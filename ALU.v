==> flow/design.v <==
module testeula();
reg[2:0] op;
reg [7:0] entrada1;
reg [7:0] entrada2;
reg controle, clock;
wire [7:0] saida;
wire Zero;
initial begin
entrada1 = 8'b00001010;  
entrada2 = 8'b00001010;  
op = 3'b000;  
clock =0;
controle = 1;  
#1 clock =1;
#1 clock = 0; entrada2 = 8'b00000010;
#1 clock = 1; op = 3'b001;
#1 clock = 0;
#1 op = 3'b001; clock = 1; controle =0;  
#1 clock = 0;
#1 op = 3'b000; entrada1=8'b00000001; clock = 1;
end
initial begin
$monitor("Time: %0d | clock:%d | OP:%d | entrada1:%d | entrada2:%d ||||||| saida:%d | Zero:%d",
$time,clock,op,entrada1,entrada2,saida,Zero);
end
ALU ULAdosPRO(entrada1,entrada2,op,saida,Zero,controle,clock);
endmodule
module ALU(entrada1,entrada2,op,saida,Zero, controle, clock);
input[2:0] op;
input [7:0] entrada1;
input [7:0] entrada2;
output reg [7:0] saida;
output Zero;
input controle,clock;
assign Zero = ((entrada1-entrada2)==0);
always@(posedge clock) begin
case(op)
0: saida <=entrada1+ entrada2;  
1: if (controle) begin
saida <= entrada1<<entrada2;  
end
else begin
saida <= entrada1 >> entrada2;  
end
1: saida <= entrada1<<entrada2;  
default: saida <=0;
endcase
end
endmodule
* Reports on ALU *
What the tools print for ALU, step after step.
Line numbers count from 1 in the design file above.
Operators carry their Yosys type and port widths (W data, S select, Z words).
Cell names lack the library's common part.
A cell with - has no value.

set-up
  design top = ALU
  clock port = clock
  cell library = sky130hd
  library corner = tt_025C_1v80

* After elaboration *
Counts by Yosys on the flattened word-level netlist (proc, flatten, opt, wreduce; memories kept). Register bits leave out memories and registers merged into their read ports (data or address); mux counts leave out enables and synchronous resets folded into registers. Print and check cells are left out. Cells with the same type and inputs are merged into one.

cells by class
  mux-type cells = 2
  shift-type cells = 2
  reductions and logical operators = 2
  equality and inequality tests = 1
  $add $sub $neg = 2

operators with widths
  kind                  number
  $logic_not A32 Y1     1
  $pmux W8 S2           1
  $sub A8 B8 Y9         1
  $add A8 B8 Y8         1
  $shl A8 B8 Y8         1
  $shr A8 B8 Y8         1
  $mux W8               1
  $eq A3 B1 Y1 const B  1
  $logic_not A3 Y1      1

storage and ports
  input bits = 21
  register bits after elaboration = 8
  cells after elaboration = 10
  output and inout bits = 9

* Logic depth *
Yosys ltp: most cells in a row. Word level: on the elaborated netlist, between registers, memories and ports. Mapped: between sequential cells and ports; inverters and the memories' decode and read muxes count.

logic depth
  depth in word-level cells = 3
  ABC_AREA = 0
  gate-level depth with buffers = 8
  gate-level depth less buffers = 8

* After synthesis *
Yosys stat after the flow's synthesis: flattened, memories mapped to cells. It holds for the ABC_AREA given above (unset counts as 0); a run with the other value may have another netlist.
The area totals of this step are shown rounded.

mapped netlist
  mapped flip-flops = 8
  chip area (Yosys) = 1,400 µm²
  cell count = 184
  sequential area = 160 µm²
  buffer cells = 7

cells by type
  type      number  area in all (µm²)
  ha_1      15      187.68
  dfxtp_1   8       160.154
  a21oi_1   19      95.091
  mux2i_1   8       80.077
  nor2_1    17      63.811
  inv_1     16      60.058
  mux2_2    5       56.304
  xnor2_1   6       52.55
  o21ai_0   10      50.048
  fa_1      2       40.038
  a21o_1    4       30.029
  nand3_1   6       30.029
  mux4_1    1       26.275
  nand2_1   7       26.275
  nor4b_4   1       23.773
  a211oi_1  3       22.522
  mux4_2    1       22.522
  o211ai_1  3       22.522

Not listed: further types 34, cells in them 52.

* Worst setup path after synthesis *
Path of least setup slack by OpenSTA after synthesis, without wires, with an ideal clock, recovery checks aside; 20% of the period is set as input and as output delay. Where synthesis merged equal registers, the netlist keeps one of their names.

timing path post-synthesis
  path type = input to output
  from = in entrada1[0]
  to = out Zero
  external input delay = 0.542 ns
  external output delay = 0.542 ns
  data arrival time = 2.179 ns
  clock period = 2.71 ns
  stages = 7
  path slack = -0.011 ns
  path delay = 1.637 ns
  data required time = 2.168 ns
  buffers on the path = 0
  time at the first pin = 0.542 ns
  synthesis period reached = 2.721 ns

"path delay" is the arrival time less input delay plus setup time.
At an output port there is no setup time.
"stages": output pins that drive a net of the path, with the launching flip-flop's if there is one; two outputs of one cell count as two.
"synthesis period reached" = period - worst setup slack (recovery checks aside). The figure is calculated, with input and output delays left at 20% of the set period.
The rows between start and end are the longest chain of elaborated cells between them; the timing report does not say that the signal goes this way. Where chains are equally long, one stands for them.
Each line given opens the expression or statement behind the cell; cells for indexed reads and writes are added by Yosys, which also makes memories of some case tables.

on the way, post-synthesis
  path through = inv_1 -> ha_1 -> fa_1 -> xor2_1 -> nand3_1 -> or4_1 -> nor4_2
  cells in the longest elaborated chain = 2
  elaborated cells between the ends (all ways) = 2
  source lines of those cells = 1
  classes of those cells = 1 x add/sub; 1 x reduce/logical

RTL lines, path post-synthesis
  element            line  text
  start, declared    30    input [7:0] entrada1;
  $sub A8 B8 Y9      35    assign Zero = ((entrada1-entrada2)==0);
  $logic_not A32 Y1  35
  end, declared      33    output Zero;

# Flow runs of ALU

module ALU, platform sky130hd, 2 stored runs of the flow under differing settings, order arbitrary. Input and output delays are each 20% of the period that was set; the output load is 0.01 pF.
Among the settings, -- means not set for that run.

setting or result                   run A  run B
period_ns                           1.88   2.87
CORE_UTILIZATION                    62     41
SETUP_SLACK_MARGIN                  0.34   0.79
CORE_ASPECT_RATIO                   0.89   0.87
CELL_PAD_IN_SITES_GLOBAL_PLACEMENT  2      3
ABC_AREA                            0      1
GPL_ROUTABILITY_DRIVEN              0      1
CTS_CLUSTER_DIAMETER                60     --
CAP_MARGIN                          20     15
CORE_MARGIN                         2      6
SLEW_MARGIN                         20     40
PLACE_DENSITY_LB_ADDON              --     0.21
CELL_PAD_IN_SITES_DETAIL_PLACEMENT  --     1
MIN_ROUTING_LAYER                   --     met2
MAX_ROUTING_LAYER                   --     met4

Run A: no final report: placement broke off with GPL-0301
Run B: no final report: placement broke off with FLW-0024
